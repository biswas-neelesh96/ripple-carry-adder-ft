==> flow/design.v <==
`timescale 1ns / 1ps
 module OCMSG(input clk,clr, 
             input [3:0]sf,cf,
             input [2:0]lut_i,
             output [3:0]lut_o,
             output IS0,IS1,IS2, 
             output CS0,CS1,CS2,CS3,CS4,
             output SS0,SS1,SS2,SS3);
            wire [7:0]r0,r1;
            lut lt (lut_i,lut_o);
            assign cx0= lut_o[0]^cf[0];
            assign sx0= lut_o[1]^sf[0];
            assign cx1= lut_o[2]^cf[1];
            assign sx1= lut_o[3]^sf[1];
            assign cx2= lut_o[0]^cf[2];
            assign sx2= lut_o[1]^sf[2];
            assign cx3= lut_o[2]^cf[3];
            assign sx3= lut_o[3]^sf[3];
            assign r0[0]= cx0|r1[0];
            assign r0[1]= sx0|r1[1];
            assign r0[2]= cx1|r1[2];
            assign r0[3]= sx1|r1[3];
            assign r0[4]= cx2|r1[4];
            assign r0[5]= sx2|r1[5];
            assign r0[6]= cx3|r1[6];
            assign r0[7]= sx3|r1[7];
            register8bit rm0 (clk,clr,r0,r1);
            assign CS0=r1[1]|r1[0];
            assign CS1=r1[3]|r1[2];
            assign CS2=r1[5]|r1[4];
            assign CS3=r1[7]|r1[6];
            assign IS0=r1[1]|r1[0];
            assign IS1=IS0|r1[3]|r1[2];
            assign IS2=IS1|r1[5]|r1[4]; 
            assign SS0=IS0;
            assign SS1=IS1;
            assign SS2=IS2;
            assign SS3=SS2|r1[7]|r1[6];
            assign CS4=SS3;
 endmodule
module lut(
    input wire [2:0] addr,   
    output reg [3:0] data    
);
always @(*) begin
    case (addr)
        3'b000: data = 4'b0000;
        3'b001: data = 4'b1010;
        3'b010: data = 4'b1010;
        3'b011: data = 4'b0110;
        3'b100: data = 4'b1001;
        3'b101: data = 4'b0101;
        3'b110: data = 4'b0101;
        3'b111: data = 4'b1111;
        default: data = 4'bXXXX;  
    endcase
end
endmodule
`timescale 1ns / 1ps
module register8bit (
    input clk,           
    input rst,           
    input [7:0] d,       
    output reg [7:0] q   
);
    always @(posedge clk) begin
        if (rst)
            q <= 8'b0;   
        else
            q <= d;      
    end
endmodule
# Reports on OCMSG
# What the tools print for OCMSG, step after step.
# Line numbers count from 1 in the design file above.
# Operators: Yosys type, input widths -> output width; for muxes data width and select width s.
# The mark - stands for no value.
# setup
design,OCMSG
clock_port,clk
cell_library,sky130hd
pvt_corner,tt_025C_1v80

# Word level
# Source: Yosys, flattened and elaborated, memories not mapped. Widths are those after wreduce; folded enables and synchronous resets count as part of the registers. Registers that Yosys merges into a memory's read port (data or address) are not register bits. Print and check cells do not count. Equal cells are merged and count once.
# Memory sizes are those after Yosys's memory passes, which may raise the word count (mostly to a power of two), join words into wider ones and drop unused or constant bits.
# op_classes
bitwise,26
# ops
op,count
$or 1x1->1,18
$xor 1x1->1,8
# bits
ff_bits,8
rom_bits,32
memories,1
input_bits,13
out_inout_bits,16
wordCells,28
# memory_table
memory,size,word_bits,rd,wr,line_no,text
(no name shown),8,4,1,0,46,case (addr)

# Depth
# Yosys ltp: most cells in a row. Word level: on the elaborated netlist, between registers, memories and ports. Mapped: between sequential cells and ports; inverters and the memories' decode and read muxes count.
# logic_depth
word_depth,7
ABC_AREA,1
ltp_mapped,8
mapped_depth_nobuf,8

# After synthesis
# The flow's flattened synthesis, as Yosys stat reports it; memories are mapped. The netlist is that of the ABC_AREA named above (0 if unset); the other value can give another one.
# mapped
cell_count,95
mapped_area_um2,618.1
seq_area_um2,160.2
flip_flops,8
buf_cells,7
# by_type
cell_type,count,type_area_um2
sky130_fd_sc_hd__dfxtp_1,8,160.154
sky130_fd_sc_hd__nand3_1,16,80.077
sky130_fd_sc_hd__inv_1,21,78.826
sky130_fd_sc_hd__nand2_1,18,67.565
sky130_fd_sc_hd__buf_4,6,45.043
sky130_fd_sc_hd__nand2_2,5,31.28
sky130_fd_sc_hd__ha_1,2,25.024
sky130_fd_sc_hd__xor2_1,2,17.517
sky130_fd_sc_hd__nand3b_1,2,15.014
sky130_fd_sc_hd__nand4_2,1,12.512
sky130_fd_sc_hd__nor2_2,2,12.512
sky130_fd_sc_hd__buf_6,1,11.261
sky130_fd_sc_hd__inv_2,3,11.261
sky130_fd_sc_hd__nand2_4,1,11.261
sky130_fd_sc_hd__o21ai_1,2,10.01
sky130_fd_sc_hd__inv_6,1,8.758
sky130_fd_sc_hd__clkinv_1,2,7.507
sky130_fd_sc_hd__inv_4,1,6.256
sky130_fd_sc_hd__or2_1,1,6.256

# Path before layout
# Source: OpenSTA report_checks on the synthesized netlist (no wires, ideal clock, input and output delay 20% of the period each), path of least setup slack; recovery checks are left aside. Register names are those of the netlist, which keeps one name where synthesis merged equal registers.
# synth_timing
path_kind,input to output
start,in lut_i[0]
end,out lut_o[3]
clock_period_ns,2.9
in_delay_ns,0.580
out_delay_ns,0.580
launch_ns,0.580
arrival_time_ns,1.164
required_time_ns,2.320
setup_slack_ns,1.156
path_delay_ns,0.584
path_stages,5
n_path_buf,0
synth_period_reached_ns,1.744
# "path_delay_ns" = arrival - input delay + setup time.
# A path that ends at an output port has no setup time.
# "path_stages": output pins that drive a net of the path, with the launching flip-flop's if there is one; two outputs of one cell count as two.
# "synth_period_reached_ns" is the clock period less the worst setup slack; recovery checks do not enter. This is arithmetic on one report: input and output delays are still those of the set period (20% each).
# The rows between start and end are the longest chain of elaborated cells between them; the timing report does not say that the signal goes this way. Where chains are equally long, one stands for them.
# Each line given opens the expression or statement behind the cell; cells for indexed reads and writes are added by Yosys, which also makes memories of some case tables.
# The chain passes a memory read, where the word-level depth is cut; so it can be longer than that depth.
# synth_via
path_cell_list,sky130_fd_sc_hd__inv_1 sky130_fd_sc_hd__ha_1 sky130_fd_sc_hd__inv_2 sky130_fd_sc_hd__nand2_1 sky130_fd_sc_hd__nand2_1
elab_chain_len,1
cone_cells,1
lines_between,1
classes_between,1 x memory
# synth_rtl
element,line_no,text
start: declaration,4,"input [2:0]lut_i,"
$mem_v2 8x4,46,case (addr)
end: declaration,5,"output [3:0]lut_o,"

# Path in the finished layout
# Path of least setup slack in the final report of entry B (OpenROAD, finished layout, wires in). Where an end is a register, its clock arrival counts in the times.
# layout_timing
path_kind,input to output
start,in lut_i[0]
end,out lut_o[3]
clock_period_ns,2.89
in_delay_ns,0.58
out_delay_ns,0.58
launch_ns,0.58
arrival_time_ns,2.20
required_time_ns,2.31
setup_slack_ns,0.12
path_stages,7
n_path_buf,2
# The rows between start and end are the longest chain of elaborated cells between them; the timing report does not say that the signal goes this way. Where chains are equally long, one stands for them.
# The chain passes a memory read, where the word-level depth is cut; so it can be longer than that depth.
# layout_via
path_cell_list,sky130_fd_sc_hd__clkdlybuf4s50_1 sky130_fd_sc_hd__inv_1 sky130_fd_sc_hd__ha_1 sky130_fd_sc_hd__inv_2 sky130_fd_sc_hd__nand2_1 sky130_fd_sc_hd__nand2_1 sky130_fd_sc_hd__clkdlybuf4s50_1
elab_chain_len,1
cone_cells,1
lines_between,1
classes_between,1 x memory
# layout_rtl
element,line_no,text
start: declaration,4,"input [2:0]lut_i,"
$mem_v2 8x4,46,case (addr)
end: declaration,5,"output [3:0]lut_o,"

# OCMSG through Yosys and OpenROAD on sky130hd: 2 stored runs, unordered, with their settings and measured results. The constraints put input and output delay at 20% of the set period each and load the outputs with 0.01 pF.
# By "timing.achieved_period_ns" is meant the clock period of the run minus its worst setup slack. This is arithmetic on one report: input and output delays are still those of the set period (20% each).
# "totalPower_mw": no workload was simulated; the value follows from the tool's default switching activity.
# Settings: - = not set for that run.
# Results: - = not shown.
run name,period_ns,CORE_UTILIZATION,PLACE_DENSITY,CELL_PAD_IN_SITES_DETAIL_PLACEMENT,TNS_END_PERCENT,ABC_AREA,GPL_TIMING_DRIVEN,GPL_ROUTABILITY_DRIVEN,CTS_CLUSTER_SIZE,MIN_ROUTING_LAYER,CAP_MARGIN,CORE_MARGIN,SLEW_MARGIN,SETUP_SLACK_MARGIN,PLACE_DENSITY_LB_ADDON,CORE_ASPECT_RATIO,CTS_CLUSTER_DIAMETER,holdWs_ns,cell_area_final_um2,final_setup_tns_ns,timing.setup.ws_ns,synth_chip_area_um2,timing.achieved_period_ns,die_um2,totalPower_mw
entry A,1.74,59,0.64,2,30,0,1,0,26,met1,20,2,20,-,-,-,-,-,-,-,-,-,-,-,-
entry B,2.89,22,-,-,20,1,0,-,-,met2,20,9,20,-0.2,0.12,0.82,51,0.469,955.9,0.000,0.117,618.1,2.773,5051.3,0.3648
# Entry A: unfinished; error PDN-0185 in floorplanning
